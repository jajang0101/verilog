==> flow/design.v <==
`timescale 1ns / 1ps
module BcdCounter_2digit(input count, input mode, input rstn, input clk, output [3:0] Q0, output [3:0] Q1, output tc2);
BcdCounter_cas counter0 (count, mode, rstn, clk, Q0, tc1);
BcdCounter_cas counter1 (tc1, mode, rstn, clk, Q1, tc2);
endmodule
`timescale 1ns / 1ps
module BcdCounter_cas(
        input wire count, input mode, input rstn, input clk, output reg [3:0] Q, output reg tc
    );
    always @(posedge clk) begin
        if (!rstn) begin
            Q <= 4'd0;
            tc <= 1'b0;
        end else if (count) begin
            tc <= 1'b0;   
            if (mode) begin
                if (Q == 4'd9) begin
                    Q <= 4'd0;
                    tc <= 1'b1;
                end else Q <= Q + 1;
            end else begin
                if (Q == 4'd0) begin
                    Q <= 4'd9;
                    tc <= 1'b1;
                end else Q <= Q - 1;
            end
        end
    end
endmodule
Reports on BcdCounter_2digit
What the tools print for BcdCounter_2digit, step after step.
Line numbers count from 1 in the design file above.
Operators: Yosys type, input widths -> output width; for muxes data width and select width s.
Library cell names are shortened.
A cell with -- has no value.

inputs
  top module = BcdCounter_2digit
  clock port = clk
  standard-cell library = sky130hd
  library corner = tt_025C_1v80

Elaborated design
Source: Yosys, flattened and elaborated, memories not mapped. Widths are those after wreduce; folded enables and synchronous resets count as part of the registers. Registers that Yosys merges into a memory's read port (data or address) are not register bits. Print and check cells do not count. Equal cells are merged and count once.

cells by class
  add/sub/neg operators = 4
  eq/ne operators = 2
  muxes and demuxes = 12
  reduce/logical cells = 2

operator list
  kind                 number
  $mux 4               6
  $add 4x1->4 const B  2
  $sub 4x1->4 const B  2
  $eq 4x4->1 const B   2
  $logic_not 4->1      2
  $mux 1               6

word-level totals
  output and inout bits = 9
  elaborated cells = 24
  input bits = 4
  register bits after elaboration = 10

Longest topological paths
Depth = most cells in a row (Yosys ltp): at word level without a register or memory, in the mapped netlist without a sequential cell, where the memories' decode and read muxes count.

depth
  word-level depth = 3
  ABC_AREA = 0
  depth in mapped cells = 5
  gate-level depth less buffers = 3

Mapped cells and area
Source: synth_stat.txt of the flow (Yosys; design flattened, memories mapped). It holds for the ABC_AREA given above (unset counts as 0); a run with the other value may have another netlist.
The area totals of this step are shown rounded.

mapped netlist
  buffers = 13
  synthesis area = 750 um^2
  mapped cells = 95
  flip-flops = 10
  sequential area = 200 um^2

cells by type
  cell type  number  total area (um^2)
  dfxtp_1    10      200.192
  a41oi_1    4       35.034
  o21ai_0    7       35.034
  xnor2_1    4       35.034
  nor3_1     6       30.029
  o211ai_1   4       30.029
  and3_1     4       25.024
  buf_2      5       25.024
  nand2_1    6       22.522
  and4b_1    2       20.019
  a211o_1    2       17.517
  a311oi_1   2       17.517
  and2b_2    2       17.517
  and3b_1    2       17.517
  o221ai_1   2       17.517
  xor2_1     2       17.517
  a21boi_1   2       15.014
  a21o_1     2       15.014

Other cell types: 13; their cells: 27.
The figures by module come from a second, unflattened synthesis with its own total; it is not the netlist above.

second synthesis, totals
  cells (unflattened synthesis) = 94
  area total of the unflattened synthesis = 750 um^2

Each row is one instance without its submodules.

modules
  module             area (um^2)  sequential area (um^2)  cells  times used
  BcdCounter_cas     370          100                     47     2
  BcdCounter_2digit  0.0          0.0                     0      1

Timing after synthesis
Path of least setup slack by OpenSTA after synthesis, without wires, with an ideal clock, recovery checks aside; 20% of the period is set as input and as output delay. Where synthesis merged equal registers, the netlist keeps one of their names.

path after synthesis
  path kind = register to register
  from = register counter0.Q[1]
  to = register counter0.Q[1]
  launch time at the first pin = 0.000 ns
  path slack = 0.479 ns
  path delay = 1.161 ns
  driving pins on the path = 5
  setup time = 0.091 ns
  period = 1.64 ns
  data required time = 1.549 ns
  buffers on the path = 1
  arrival time = 1.070 ns
  period reached after synthesis = 1.161 ns

"path delay" is the arrival time less input delay plus setup time.
"driving pins on the path": output pins that drive a net of the path, with the launching flip-flop's if there is one; two outputs of one cell count as two.
"period reached after synthesis" = period - worst setup slack (recovery checks aside). The figure is calculated, with input and output delays left at 20% of the set period.
Between the ends stands the longest chain of elaborated cells between them, by number of cells; it is not shown to be the way that was timed. Of several equally long chains one is given.
A line is the first line of the expression or statement that the cell stems from. Yosys adds cells for indexed reads and writes and turns some case tables into memories.
At most two assigning lines are given for a register; there are more.

on the way, after synthesis
  cell sequence = dfxtp_1 -> buf_4 -> inv_1 -> a211o_1 -> a311oi_1
  cells in the longest elaborated chain = 3
  elaborated cells on any way between the ends = 7
  RTL lines with such cells = 5
  those cells by class = 2 x add/sub; 1 x eq/ne; 3 x mux; 1 x reduce/logical

RTL lines, path after synthesis
  what           line  source
  from (decl)    8     input wire count, input mode, input rstn, input clk, output reg [3:0] Q, output reg tc
  from (assign)  20    end else Q <= Q + 1;
  from (assign)  25    end else Q <= Q - 1;
  $sub 4x1->4    25
  $mux 4         22    if (Q == 4'd0) begin
  $mux 4         16    if (mode) begin
  to (assign)    20
  to (assign)    25
  to (decl)      8

Worst path after layout
From the final timing report of run 1: the path of least setup slack in the routed layout; clock arrival at registers is part of the times.

path post-layout
  path kind = register to register
  from = register counter1.Q[1]
  to = register counter1.Q[3]
  data required time = 1.13 ns
  arrival time = 1.26 ns
  buffers on the path = 1
  path slack = -0.13 ns
  driving pins on the path = 5
  period = 0.986 ns
  setup time = 0.13 ns
  launch time at the first pin = 0.28 ns

Between the ends stands the longest chain of elaborated cells between them, by number of cells; it is not shown to be the way that was timed. Of several equally long chains one is given.
At most two assigning lines are given for a register; there are more.

on the way, post-layout
  cell sequence = dfxtp_4 -> buf_8 -> and4b_1 -> o21ai_2 -> a41oi_2
  cells in the longest elaborated chain = 3
  elaborated cells on any way between the ends = 7
  RTL lines with such cells = 5
  those cells by class = 2 x add/sub; 1 x eq/ne; 3 x mux; 1 x reduce/logical

RTL lines, path post-layout
  what           line  source
  from (decl)    8     input wire count, input mode, input rstn, input clk, output reg [3:0] Q, output reg tc
  from (assign)  20    end else Q <= Q + 1;
  from (assign)  25    end else Q <= Q - 1;
  $sub 4x1->4    25
  $mux 4         22    if (Q == 4'd0) begin
  $mux 4         16    if (mode) begin
  to (assign)    20
  to (assign)    25
  to (decl)      8

==> runs of BcdCounter_2digit <==
Module BcdCounter_2digit, platform sky130hd: 2 stored runs of the flow (Yosys, OpenROAD) with differing settings, in no particular order. Input and output delays are each 20% of the period that was set; the output load is 0.01 pF.
By "clock period reached" is meant the clock period of the run minus its worst setup slack. This is arithmetic on one report: input and output delays are still those of the set period (20% each).
"critical path time" = time allowed to the worst setup path (clock period - input delay - output delay, where it has them) - its slack; a late launch clock adds to it, a late capture clock takes from it.
By "overall power" is meant OpenSTA's value without simulated activity: inputs other than the clock are taken to toggle once in ten clock periods, and the tool carries that through the logic.
Measured values are rounded.
A setting shown as n/a is not set for that run.

name                                      run 1                 run 2
period_ns                                 0.986                 1.13
CORE_UTILIZATION                          31                    49
CORE_ASPECT_RATIO                         1.43                  n/a
CELL_PAD_IN_SITES_DETAIL_PLACEMENT        0                     0
MIN_ROUTING_LAYER                         met2                  met1
CAP_MARGIN                                20                    20
CORE_MARGIN                               2                     2
SLEW_MARGIN                               20                    20
SETUP_SLACK_MARGIN                        n/a                   0.08
PLACE_DENSITY                             n/a                   0.39
CELL_PAD_IN_SITES_GLOBAL_PLACEMENT        n/a                   1
TNS_END_PERCENT                           n/a                   55
chip area after synthesis (Yosys) (um^2)  750                   750
total die area (um^2)                     2,800                 1,900
final design utilization (%)              56                    80
standard-cell area after layout (um^2)    1,300                 1,200
final worst hold slack (ns)               0.37                  0.35
critical path time (ns)                   1.12                  1.14
worst setup path type                     register to register  register to register
setup total negative slack (ns)           -0.88                 -0.011
worst setup slack after layout (ns)       -0.13                 -0.011
clock period reached (ns)                 1.117                 1.141
overall power (mW)                        1.4                   1.2
